==> flow/design.v <==
module arp_r(rx_clk,int_N,rx_er,rx_dv,rx_crs,rx_col,rst,rx_en,dataout,bmac1,smac2,desm,sip1,mip2,crc_rx);
  input rx_clk;
  input int_N;
  input rx_er;
  input rx_dv;
  input rx_crs;
  input rx_col; 
  output rst;
  input rx_en;
  input [3:0]dataout;
  output [47:0]bmac1;
  output [47:0]smac2;
  output [47:0]desm;
  output [31:0]sip1;
  output [31:0]mip2;
  output [31:0]crc_rx;
  reg [7:0] board_mac_add[0:5];
  reg [7:0] src_mac_add [0:5];
  reg [7:0] des_mac_add [0:5];
  reg [7:0] src_ip_add[0:3];
  reg [7:0] des_ip_add[0:3];
  reg [7:0] crc[0:3];
  reg [7:0] bmreg;
  reg rst_out=1;
  reg [3:0]data_1,data_2;
  reg [3:0] pre_reg;
  reg [7:0] sfd_reg;
  reg [15:0] frame_type;
  reg [15:0] hard_type;
  reg [15:0] protocol_type;
  reg [7:0] hard_len;
  reg [7:0] ip_len;
  reg [15:0] replay;
  reg [3:0] padding_reg;
  reg sender_en;
  reg [4:0]state=5'b00000;
  reg [19:0] cnt_add=0;
  parameter pre=5'b00000,sfd=5'b00001,des_add=5'b00010,src_add=5'b00011,frm_ty=5'b00100,ht=5'b00101,pt=5'b00110,
  hl=5'b00111,ipl=5'b01000, req=5'b01001,smac =5'b01010,sip=5'b01011,dmac=5'b01100,dip=5'b01101,padding=5'b01110,
  crc_type=5'b01111;
  assign  rst=rst_out;
  assign bmac1[47:40] =board_mac_add[0];
  assign bmac1[39:32] =board_mac_add[1];
  assign bmac1[31:24] =board_mac_add[2];
  assign bmac1[23:16] =board_mac_add[3];
  assign bmac1[15:8]  =board_mac_add[4];
  assign bmac1[7:0]   =board_mac_add[5];
  assign smac2[47:40] =src_mac_add[0];
  assign smac2[39:32] =src_mac_add[1];
  assign smac2[31:24] =src_mac_add[2];
  assign smac2[23:16] =src_mac_add[3];
  assign smac2[15:8]  =src_mac_add[4];
  assign smac2[7:0]   =src_mac_add[5];
  assign desm[47:40]=des_mac_add[0];
  assign desm[39:32] =des_mac_add[1];
  assign desm[31:24] =des_mac_add[2];
  assign desm[23:16] =des_mac_add[3];
  assign desm[15:8]  =des_mac_add[4];
  assign desm[7:0]   =des_mac_add[5];
  assign sip1[31:24] =src_ip_add[0];
  assign sip1[23:16] =src_ip_add[1];
  assign sip1[15:8]  =src_ip_add[2];
  assign sip1[7:0]   =src_ip_add[3];
  assign mip2[31:24] =des_ip_add[0];
  assign mip2[23:16] =des_ip_add[1];
  assign mip2[15:8]  =des_ip_add[2];
  assign mip2[7:0]   =des_ip_add[3];
  assign crc_rx[31:24] =crc[0];
  assign crc_rx[23:16] =crc[1];
  assign crc_rx[15:8]  =crc[2];
  assign crc_rx[7:0]   =crc[3];
	  always @(posedge rx_clk)
         begin
               cnt_add<=cnt_add+1;
             case (state)       
             pre: begin 
                if(cnt_add>=20'd0 && cnt_add<20'd6)
                  begin
                    pre_reg[3:0]<=4'b0101;
                    pre_reg[3:0]<=4'b0101; 
                 end 
                else
                  begin
                    state<=sfd;
                    pre_reg[3:0]<=4'b0101;
                    pre_reg[3:0]<=4'b0101; 
                    cnt_add<=20'd0;
                end
                end 
             sfd: begin
               if(cnt_add==20'd0)
                 begin
                 sfd_reg[3:0]<=4'b1101;
                 sfd_reg[7:4]<=4'b0101;
                    cnt_add<=20'd0;
                    state<=des_add;
                 end
                 end
          des_add : begin
              if(cnt_add==20'd0)
                  begin
                    bmreg[3:0]<= 4'b0000;
                    bmreg[7:4]<= 4'b0000;
                   board_mac_add[cnt_add+1]<=bmreg;
                  end
                else if(cnt_add==20'd1)
                  begin
                    bmreg[3:0]<= 4'b0000;
                    bmreg[7:4]<= 4'b0000;
                   board_mac_add[cnt_add+1]<=bmreg;
                  end
                else if(cnt_add==20'd2)
                  begin
                    bmreg[3:0]<= 4'b0000;
                    bmreg[7:4]<= 4'b0000;
                   board_mac_add[cnt_add+1]<=bmreg;
                  end
                else if(cnt_add==20'd3)
                  begin
                     bmreg[3:0]<=4'b0000;
                    bmreg[7:4]<= 4'b0000;
                   board_mac_add[cnt_add+1]<=bmreg;
                  end
                else if(cnt_add==20'd4)
                  begin
                    bmreg[3:0]<= 4'b0000;
                    bmreg[7:4]<= 4'b0000;
                   board_mac_add[cnt_add+1]<=bmreg;
                  end
                else if(cnt_add==20'd5)
                  begin
                   cnt_add<=20'd0;
                    bmreg[3:0]<= 4'b0001;
                    bmreg[7:4]<= 4'b0010;
                   board_mac_add[cnt_add+1]<=bmreg;
                   state<= src_add;
                 end
                end
           src_add :begin
                if(cnt_add==20'd0)
                  begin
                    bmreg[3:0]<= 4'b0011;
                    bmreg[7:4]<= 4'b0100;
                   src_mac_add[cnt_add+1]<=bmreg;
                  end
                else if(cnt_add==20'd1)
                  begin
                    bmreg[3:0]<= 4'b0101;
                    bmreg[7:4]<= 4'b0110;
                   src_mac_add[cnt_add+1]<=bmreg;
                  end
                else if(cnt_add==20'd2)
                  begin
                    bmreg[3:0]<= 4'b0111;
                    bmreg[7:4]<= 4'b1000;
                   src_mac_add[cnt_add+1]<=bmreg;
                  end
                else if(cnt_add==20'd3)
                  begin
                     bmreg[3:0]<= 4'b1001;
                    bmreg[7:4]<= 4'b1010;
                   src_mac_add[cnt_add+1]<=bmreg;
                  end
                else if(cnt_add==20'd4)
                  begin
                    bmreg[3:0]<= 4'b1011;
                    bmreg[7:4]<= 4'b1100;
                   src_mac_add[cnt_add+1]<=bmreg;
                  end
                else if(cnt_add==20'd5)
                  begin
                  bmreg[3:0]<= 4'b1101;
                  bmreg[7:4]<= 4'b1110;
                 src_mac_add[cnt_add+1]<=bmreg;
                  cnt_add<=20'd0;
                  state<=frm_ty;
                  end
                end
             frm_ty : begin
                if(cnt_add==20'd0)
                  begin
                   bmreg[3:0]<= 4'b0001;
                   bmreg[7:4]<= 4'b0010;
                   frame_type[15:8]<=bmreg;
                  end
                else if(cnt_add==20'd1)
                  begin
                   bmreg[3:0]<= 4'b0011;
                   bmreg[7:4]<= 4'b0100;
                   frame_type[7:0]<=bmreg;
                   cnt_add<=20'd0;
                   state<=ht;  
                  end
               end
endcase
end
endmodule
Reports on arp_r
The steps from the RTL of arp_r to its reports follow in flow order.
Line numbers count from 1 in the design file above.
Operators carry their Yosys type and port widths (W data, S select, Z words).
Library cell names are shortened.
{ "inputs": {"design": "arp_r", "clock_port": "rx_clk", "cell_library": "sky130hd", "lib_corner": "tt_025C_1v80"} }

Word-level counts
Counts by Yosys on the flattened word-level netlist (proc, flatten, opt, wreduce; memories kept). Register bits leave out memories and registers merged into their read ports (data or address). Print and check cells are left out. Cells with the same type and inputs are merged into one.
Memory sizes are those after Yosys's memory passes, which may raise the word count (mostly to a power of two), join words into wider ones and drop unused or constant bits.
{ "word_totals": {"mem_bits_rw": 128, "ff_bits": 33, "memories": 2, "in_bits": 11, "wordCells": 188} }
{ "op_classes": {"n_addsub": 1, "compare": 2, "reduce_logical": 8, "eq_ne": 28, "n_logic": 10, "muxes": 134} }
{ "mem_list": {"columns": ["memory", "words", "word_bits", "line", "source"], "rows": [
  ["board_mac_add", 8, 8, 17, "reg [7:0] board_mac_add[0:5];"],
  ["src_mac_add", 8, 8, 18, "reg [7:0] src_mac_add [0:5];"]
]} }
{ "ops": {"columns": ["cell", "n"], "rows": [
  ["$mux W8", 43],
  ["$mux W20", 10],
  ["$mux W4", 28],
  ["$pmux W20 S4", 1],
  ["$mux W5", 16],
  ["$eq A20 B2 Y1 const B", 2],
  ["$eq A20 B3 Y1 const B", 2],
  ["$mux W1", 33],
  ["$ne A2 B2 Y1 const B", 16],
  ["$pmux W5 S5", 1],
  ["$pmux W4 S3", 2],
  ["$add A20 B1 Y20 const B", 1],
  ["$ge A20 B1 Y1 const B", 1],
  ["$eq A20 B1 Y1 const B", 1],
  ["$lt A20 B3 Y1 const B", 1],
  ["$logic_not A20 Y1", 1],
  ["$reduce_and A17 Y1", 1],
  ["$ne A7 B7 Y1 const B", 2],
  ["$or A1 B1 Y1", 10],
  ["$eq A5 B2 Y1 const B", 2],
  ["$eq A5 B1 Y1 const B", 1],
  ["$eq A5 B3 Y1 const B", 1],
  ["$logic_not A5 Y1", 1],
  ["$reduce_bool A5 Y1", 1],
  ["$reduce_and A4 Y1", 1],
  ["$ne A3 B3 Y1 const B", 1],
  ["$reduce_bool A3 Y1", 1],
  ["$reduce_or A2 Y1", 1],
  ["$logic_and A1 B1 Y1", 1]
]} }

Logic depth
Yosys ltp: most cells in a row. Word level: on the elaborated netlist, between registers, memories and ports. Mapped: between sequential cells and ports; inverters and the memories' decode and read muxes count.
{ "logic_depth": {"depth_word": 9, "ABC_AREA": 0, "mapped_depth": 8} }

After synthesis
The flow's flattened synthesis, as Yosys stat reports it; memories are mapped. The netlist is that of the ABC_AREA named above (0 if unset); the other value can give another one.
{ "synth_totals": {"seqArea_mm2": 0.0032231, "stdcells": 442, "ffs": 114, "buf_cells": 170, "yosys_area_mm2": 0.0054615} }
{ "types": {"columns": ["cell", "n", "type_area_um2"], "rows": [
  ["edfxtp_1", 94, 2.82E+03],
  ["buf_4", 158, 1.19E+03],
  ["dfxtp_1", 20, 400.384],
  ["xnor2_1", 12, 105.101],
  ["a31oi_1", 14, 87.584],
  ["a32oi_1", 6, 52.55],
  ["nor2_1", 14, 52.55],
  ["ha_1", 4, 50.048],
  ["nor4_1", 8, 50.048],
  ["inv_1", 12, 45.043],
  ["nor3_1", 8, 40.038],
  ["nand2_1", 10, 37.536],
  ["o31ai_1", 5, 37.536],
  ["or4_1", 5, 37.536],
  ["a21oi_1", 7, 35.034],
  ["nand3_1", 7, 35.034],
  ["nand4_1", 5, 31.28],
  ["clkbuf_1", 8, 30.029]
]} }
Other cell types: 31; their cells: 45.

Timing after synthesis
OpenSTA on the mapped netlist: ideal clock, no wires. The path of least setup slack (recovery checks aside). Input and output delay are each 20% of the period. Register names are those of the netlist, which keeps one name where synthesis merged equal registers.
{ "synth_path": {"path_type": "flip-flop to flip-flop", "from": "register cnt_add[0]", "to": "memory src_mac_add[5][0]", "t_arrival_ns": 1.913, "tclk_ns": 3.35, "setup_time_ns": 0.390, "launch_ns": 0.000, "driving_pins": 8, "setup_slack_ns": 1.047, "t_required_ns": 2.960, "delay_ns": 2.303, "period_less_setup_slack_ns": 2.303} }
"delay_ns" is the arrival time less input delay plus setup time.
"driving_pins": output pins that drive a net of the path, with the launching flip-flop's if there is one; two outputs of one cell count as two.
"period_less_setup_slack_ns" is the clock period less the worst setup slack; recovery checks do not enter. This is arithmetic on one report: input and output delays are still those of the set period (20% each).
The rows between start and end are the longest chain of elaborated cells between them; the timing report does not say that the signal goes this way. Where chains are equally long, one stands for them.
A line is the first line of the expression or statement that the cell stems from. Yosys adds cells for indexed reads and writes and turns some case tables into memories.
At most two assigning lines are given for a register; there are more.
The path ends at the enable pin of a flip-flop; only ways to that pin are counted.
{ "synth_between": {"cell_sequence": "dfxtp_1 > buf_4 > inv_1 > ha_1 > nor2_1 > a21oi_1 > nand3_1 > nor4_1", "elab_chain_cells": 9, "cells_between": 39} }
{ "synth_lines": {"columns": ["element", "line", "source"], "rows": [
  ["start, declared", 37, "reg [19:0] cnt_add=0;"],
  ["start, assigned", 74, "cnt_add<=cnt_add+1;"],
  ["start, assigned", 87, "cnt_add<=20'd0;"],
  ["$eq A20 B1 Y1", 146, "else if(cnt_add==20'd1)"],
  ["$mux W1", 146, null],
  ["$mux W1", 140, "if(cnt_add==20'd0)"],
  ["$mux W1", 75, "case (state)"],
  ["$or A1 B1 Y1 x5", null, null],
  ["end, declared", 18, "reg [7:0] src_mac_add [0:5];"]
]} }

Worst path after layout
From the final timing report of run 1: the path of least setup slack in the routed layout; clock arrival at registers is part of the times.
{ "layout_path": {"path_type": "flip-flop to flip-flop", "from": "register cnt_add[0]", "to": "memory board_mac_add[1][5]", "t_arrival_ns": 2.47, "t_required_ns": 2.87, "setup_slack_ns": 0.40, "launch_ns": 0.41, "tclk_ns": 2.76, "setup_time_ns": 0.29, "driving_pins": 7} }
The rows between start and end are the longest chain of elaborated cells between them; the timing report does not say that the signal goes this way. Where chains are equally long, one stands for them.
At most two assigning lines are given for a register; there are more.
The path ends at the enable pin of a flip-flop; only ways to that pin are counted.
{ "layout_between": {"cell_sequence": "dfxtp_1 > ha_1 > xnor2_1 > a21boi_0 > nand4_1 > nor3_1 > buf_4", "elab_chain_cells": 9, "cells_between": 39} }
{ "layout_lines": {"columns": ["element", "line", "source"], "rows": [
  ["start, declared", 37, "reg [19:0] cnt_add=0;"],
  ["start, assigned", 74, "cnt_add<=cnt_add+1;"],
  ["start, assigned", 87, "cnt_add<=20'd0;"],
  ["$eq A20 B1 Y1", 106, "else if(cnt_add==20'd1)"],
  ["$mux W1", 106, null],
  ["$mux W1", 100, "if(cnt_add==20'd0)"],
  ["$mux W1", 75, "case (state)"],
  ["$or A1 B1 Y1 x5", null, null],
  ["end, declared", 17, "reg [7:0] board_mac_add[0:5];"]
]} }

Wiki page: arp_r / flow data

Flow measurements of arp_r on sky130hd: 2 stored runs with different settings, listed in no order. Input and output delays are each 20% of the period that was set; the output load is 0.01 pF.
"allowed time less slack (worst setup path)": the worst setup path's part of the clock period (all of it between registers, 20% less for each end at a port) less its slack. A launch clock that arrives late makes it longer, a capture clock that arrives late makes it shorter.

==> run 1: settings <==
{ "period_ns": 2.76, "SETUP_SLACK_MARGIN": -0.2, "CAP_MARGIN": 20, "CORE_MARGIN": 2, "CORE_UTILIZATION": 40, "SLEW_MARGIN": 20 }
==> run 1: results <==
allowed time less slack (worst setup path): 2.36 ns
critical path kind: flip-flop to flip-flop
setup slack of the worst path: 0.400 ns
post-route utilization: 49.7 %
worst hold slack after layout: 0.492 ns
die footprint: 0.0146047 mm2
chip area in the Yosys report: 0.0054615 mm2

==> run 2: settings <==
{ "period_ns": 4.61, "CORE_UTILIZATION": 70, "PLACE_DENSITY_LB_ADDON": 0.29, "CORE_ASPECT_RATIO": 1.63, "CORE_MARGIN": 6, "TNS_END_PERCENT": 10, "CTS_CLUSTER_SIZE": 22, "CAP_MARGIN": 20, "SLEW_MARGIN": 20 }
==> run 2: results <==
worst hold slack after layout: 0.492 ns
setup slack of the worst path: 1.545 ns
post-route utilization: 84.8 %
chip area in the Yosys report: 0.0054615 mm2
die footprint: 0.0101295 mm2
allowed time less slack (worst setup path): 3.07 ns
critical path kind: flip-flop to flip-flop
